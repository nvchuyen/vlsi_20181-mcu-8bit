==> flow/design.v <==
module Control
#(
  parameter SIZE_CNT=0,
  parameter CNT_CLK=0 
)
(
		input[3:0] OP, 
    	input [1:0] SM, 
		input [2:0] FLAG_ALU,
		input clk,
		input [SIZE_CNT:0]cnt_clk,
		output reg [0:0]PC_Ctr,                    
		output reg [1:0]Mem_Ctr,
		output reg [1:0]Reg_Ctr,
		output reg[3:0] ALU_Ctr,
		output reg ALU_IN,                         
		output reg MemToReg,								 
		output reg Reg_Dst,								 
		output reg sl_WriteData
);
parameter MEM  = 2'b00, ARITH = 2'b01, LOGIC = 2'b10, FLOW = 2'b11;
reg STATUS_END = 1'b0;
parameter START = 5'b0,PC_RUN = 1'b1, INS_RUN = 1'b1, RES_RUN = 1'b1, ALU_RUN = 1'b1, MEM_RUN = 1'b1;
initial
begin
PC_Ctr = 1;
end
always @(posedge clk)
begin
if(cnt_clk==CNT_CLK)
begin
if(SM==MEM)
	 begin
		 if(OP==4'b0000)         
		  begin
		   PC_Ctr  	= 1'b1;		 
			Mem_Ctr 	= 2'b01;		 
			Reg_Ctr 	= 2'b00;     
			ALU_Ctr 	= 4'b0000;   
			ALU_IN  	= 1'b0;
			MemToReg	= 1'bz;
			Reg_Dst  = 1'b1;
			sl_WriteData = 1'b0;
		  end
		  	else if(OP==4'b0001)     
		  begin
		   PC_Ctr  	= 1'b1;		   
			Mem_Ctr 	= 2'b00;		   
			Reg_Ctr 	= 2'b00;       
			ALU_Ctr 	= 4'b0000;     
			ALU_IN  	= 1'b0;
			MemToReg	= 1'b1;     
			Reg_Dst  = 1'b1;
			sl_WriteData = 1'b1;
		  end
		  	else if(OP==4'b0010)         
		  begin
		   PC_Ctr  	= 1'b1;		  
			Mem_Ctr 	= 2'b01;		  
			Reg_Ctr 	= 2'b00;      
			ALU_Ctr 	= 4'b0000;    
			ALU_IN  	= 1'b0;
			MemToReg	= 1'bz;       
			Reg_Dst  = 1'b0;
			sl_WriteData = 1'b1;
		  end
	 end
	 else if (SM==ARITH)
	 begin
		 if(OP==4'b0001)            
		  begin
		   PC_Ctr  	= 1'b1;			 
			Mem_Ctr 	= 2'b00;		    
			Reg_Ctr = 2'b00;         
			ALU_Ctr 	= 4'b0001;      
			ALU_IN  	= 1'b1;
			MemToReg	= 1'b0;			
			Reg_Dst  = 1'b0;
			sl_WriteData = 1'b1;
		  end
		  	else if(OP==4'b0010)      
		  begin
		   PC_Ctr  	= 1'b1;			 
			Mem_Ctr 	= 2'b00;		    
	    	Reg_Ctr 	= 2'b00;        
			ALU_Ctr 	= 4'b0010;      
			ALU_IN  	= 1'b1;
			MemToReg	= 1'b0;			
			Reg_Dst  = 1'b0;
			sl_WriteData = 1'b1;
		  end
			else if(OP==4'b0000)         
		  begin
		   PC_Ctr  	= 1'b1;			 
			Mem_Ctr 	= 2'b00;		    
			Reg_Ctr 	= 2'b00;      
			ALU_Ctr 	= 4'b0000;      
			ALU_IN  	= 1'b1;
			MemToReg	= 1'b0;			
			Reg_Dst  = 1'b0;
			sl_WriteData = 1'b1;
		  end
	 end
	 else if(SM==LOGIC)
	 begin
		 if(OP==4'b0000)         
		  begin
		   PC_Ctr  	= 1'b1;			 
			Mem_Ctr 	= 2'b00;		    
			Reg_Ctr 	= 2'b00;        
			ALU_Ctr 	= 4'b0000;      
			ALU_IN  	= 1'b1;
			MemToReg	= 1'b0;			
			Reg_Dst  = 1'b0;
			sl_WriteData = 1'b1;
		  end
		  	else if(OP==4'b0001)         
		  begin
		   PC_Ctr  	= 1'b1;			 
			Mem_Ctr 	= 2'b00;		    
			Reg_Ctr 	= 2'b00;        
			ALU_Ctr 	= 4'b0001;      
			ALU_IN  	= 1'b1;
			MemToReg	= 1'b0;			
			Reg_Dst  = 1'b0;
			sl_WriteData = 1'b1;
		  end
		   else if(OP==4'b0010)         
		  begin
		   PC_Ctr  	= 1'b1;			 
			Mem_Ctr 	= 2'b00;		    
			Reg_Ctr 	= 2'b00;        
			ALU_Ctr 	= 4'b0010;      
			ALU_IN  	= 1'b1;
			MemToReg	= 1'b0;			
			Reg_Dst  = 1'b0;
			sl_WriteData = 1'b1;
		  end
		   else if(OP==4'b0011)         
		  begin
		   PC_Ctr  	= 1'b1;			 
			Mem_Ctr 	= 2'b00;		    
			Reg_Ctr 	= 2'b00;        
			ALU_Ctr 	= 4'b0011;      
			ALU_IN  	= 1'b1;
			MemToReg	= 1'b0;			
			Reg_Dst  = 1'b0;
			sl_WriteData = 1'b1;
		  end
		  else
		  begin
		  PC_Ctr  	= 1'b1;			 
			Mem_Ctr 	= 2'b00;		    
			Reg_Ctr 	= 2'bzz;        
			ALU_Ctr 	= OP;           
			ALU_IN  	= 1'b1;
			MemToReg	= 1'b0;			
			Reg_Dst  = 1'b0;
			sl_WriteData = 1'b1;
		  end
	 end
	 else if(SM==FLOW)
	 begin
		 if(OP==4'b0000)             
		  begin
		   PC_Ctr  	= 1'b0;			 
			Mem_Ctr 	= 2'bzz;		    
			Reg_Ctr 	= 2'bzz;        
			ALU_Ctr 	= 4'b0000;      
			ALU_IN  	= 1'b0;			 
			MemToReg	= 1'b0;			 
			Reg_Dst  = 1'bz;         
			sl_WriteData = 1'b1;
		  end
	 end
end
else if (cnt_clk==CNT_CLK+1)
begin
if(SM==ARITH || SM==LOGIC||OP==4'b0001)
begin
Reg_Ctr 	= 2'b01;     
end
end
end
endmodule
# From RTL to reports: Control
# The steps from the RTL of Control to its reports follow in flow order.
# Line numbers count from 1 in the design file above.
# Cell names lack the library's common part.
# Not given: -
[setup]
design = "Control"
clock_port = "clk"
cell_library = "sky130hd"
lib_corner = "tt_025C_1v80"

# After elaboration
# Source: Yosys, flattened and elaborated, memories not mapped. Widths are those after wreduce. Registers that Yosys merges into a memory's read port (data or address) are not register bits. Print and check cells do not count. Equal cells are merged and count once.
[bits]
reg_bits = 13
n_memories = 0
clocked_rd_ports_x_width = 0
inputBits = 11
latch_bits = 0
ram_bits = 0
rom_bits = 0
wordCells = 110
[op_classes]
multipliers = 0
n_div = 0
n_cmp = 0
n_eq = 11
addsub = 0
reduce_logical = 11
n_logic = 1
shift = 0
n_mux = 79
[ops]
columns = ["operator", "n"]
rows = [
  ["4-bit two-way mux", 14],
  ["2-bit two-way mux", 23],
  ["1-bit two-way mux", 42],
  ["5-bit AND reduction", 2],
  ["5-bit nonzero test", 2],
  ["4-bit by 2-bit equality test with 1-bit output with constant B", 2],
  ["4-bit nonzero test", 2],
  ["5-bit by 2-bit != test with 1-bit output with constant B", 1],
  ["5-bit by 4-bit != test with 1-bit output with constant B", 1],
  ["2-bit equality test with constant B", 2],
  ["4-bit by 1-bit equality test with 1-bit output with constant B", 1],
  ["4-bit by 1-bit != test with 1-bit output with constant B", 1],
  ["4-bit != test with constant B", 1],
  ["4-bit zero test", 1],
  ["3-bit AND reduction", 1],
  ["1-bit logical OR", 2],
  ["2-bit by 1-bit equality test with 1-bit output with constant B", 1],
  ["2-bit by 1-bit != test with 1-bit output with constant B", 1],
  ["2-bit zero test", 1],
  ["1-bit NOT", 1],
]

# Logic depth
# Depth = most cells in a row (Yosys ltp): at word level without a register or memory, in the mapped netlist without a sequential cell, where the memories' decode and read muxes count.
[logic_depth]
depth_word = 9
abc_area = 0
ltp_mapped = 6

# Synthesis result
# The flow's flattened synthesis, as Yosys stat reports it; memories are mapped. The netlist is that of the ABC_AREA named above (0 if unset); the other value can give another one.
[types]
columns = ["cell", "n"]
rows = [
  ["edfxtp_1", 11],
  ["ha_1", 6],
  ["nor3_1", 5],
  ["a21oi_1", 4],
  ["a2111oi_0", 2],
  ["a211oi_1", 2],
  ["a22oi_1", 2],
  ["buf_4", 2],
  ["nand2b_1", 2],
  ["nor2b_1", 2],
  ["nor4_2", 1],
  ["inv_1", 3],
  ["maj3_2", 1],
  ["nor2_1", 3],
  ["a211o_2", 1],
  ["buf_2", 2],
  ["nand3_1", 2],
  ["a31o_1", 1],
]
# Not listed: further types 17, cells in them 18.
[synth_totals]
flip_flops = 11
area_um2 = 732.0
cell_count = 70
buffers = 5

# Path before layout
# Source: OpenSTA report_checks on the synthesized netlist (no wires, ideal clock, input and output delay 20% of the period each), path of least setup slack; recovery checks are left aside. Register names are those of the netlist, which keeps one name where synthesis merged equal registers.
[synth_timing]
path_type = "input-to-reg"
from = "input port SM[1]"
to = "register MemToReg"
path_buffers = 0
delay_ns = 1.438
tclk_ns = 1.82
input_delay_ns = 0.364
driving_pins = 6
setup_slack_ns = 0.018
required_time_ns = 1.565
arrival_time_ns = 1.547
synth_period_reached_ns = 1.802
# "delay_ns" is the arrival time less input delay plus setup time.
# "driving_pins" counts driving pins, that of a launching flip-flop among them; a cell with two outputs on the path counts twice.
# "synth_period_reached_ns" = period - worst setup slack (recovery checks aside). The figure is calculated, with input and output delays left at 20% of the set period.
# Between the ends stands the longest chain of elaborated cells between them, by number of cells; it is not shown to be the way that was timed. Of several equally long chains one is given.
# A line is the first line of the expression or statement that the cell stems from. Yosys adds cells for indexed reads and writes and turns some case tables into memories.
# At most two assigning lines are given for a register; there are more.
# Ways into the end's enable are left out, as the timed path ends at the data pin.
[synth_between]
path_cell_list = "inv_1 > ha_1 > inv_2 > maj3_2 > or3_1 > a31o_1"
elab_chain_cells = 5
cone_cells = 8
cone_classes = "eq/ne (3); mux (4); reduce/logical (1)"
[synth_lines]
columns = ["element", "line_no", "source"]
rows = [
  ["start: declaration", 8, "input [1:0] SM,"],
  ["2-bit equality test", 162, "else if(SM==FLOW)"],
  ["1-bit two-way mux", 162, ""],
  ["1-bit two-way mux", 104, "else if(SM==LOGIC)"],
  ["1-bit two-way mux", 68, "else if (SM==ARITH)"],
  ["1-bit two-way mux", 32, "if(SM==MEM)"],
  ["end: assignment", 41, "MemToReg = 1'bz;"],
  ["end: assignment", 52, "MemToReg = 1'b1;"],
  ["end: declaration", 17, "output reg MemToReg,"],
]

# Record of 2 stored runs of the RTL-to-layout flow on Control, platform sky130hd. The runs are unordered. Constraints: input delay and output delay 20% of the set period each, output load 0.01 pF.

[[run]]
name = "entry A"
[run.settings]
period_ns = 1.6
CORE_UTILIZATION = 63
SETUP_SLACK_MARGIN = 0.05
PLACE_DENSITY = 0.89
CORE_ASPECT_RATIO = 1.94
CORE_MARGIN = 4
CELL_PAD_IN_SITES_DETAIL_PLACEMENT = 2
TNS_END_PERCENT = 85
CTS_CLUSTER_DIAMETER = 82
MIN_ROUTING_LAYER = "met2"
CAP_MARGIN = 20
SLEW_MARGIN = 20
[run.results]
outcome = "no final report: floorplanning broke off with PDN-0185"

[[run]]
name = "entry B"
[run.settings]
period_ns = 2.29
CORE_UTILIZATION = 51
SETUP_SLACK_MARGIN = 0.4
PLACE_DENSITY_LB_ADDON = 0.02
CORE_MARGIN = 10
CELL_PAD_IN_SITES_GLOBAL_PLACEMENT = 2
TNS_END_PERCENT = 30
GPL_TIMING_DRIVEN = 1
CTS_CLUSTER_DIAMETER = 129
SLEW_MARGIN = 35
MIN_ROUTING_LAYER = "met1"
CAP_MARGIN = 20
[run.results]
outcome = "no final report: placement broke off with FLW-0024"
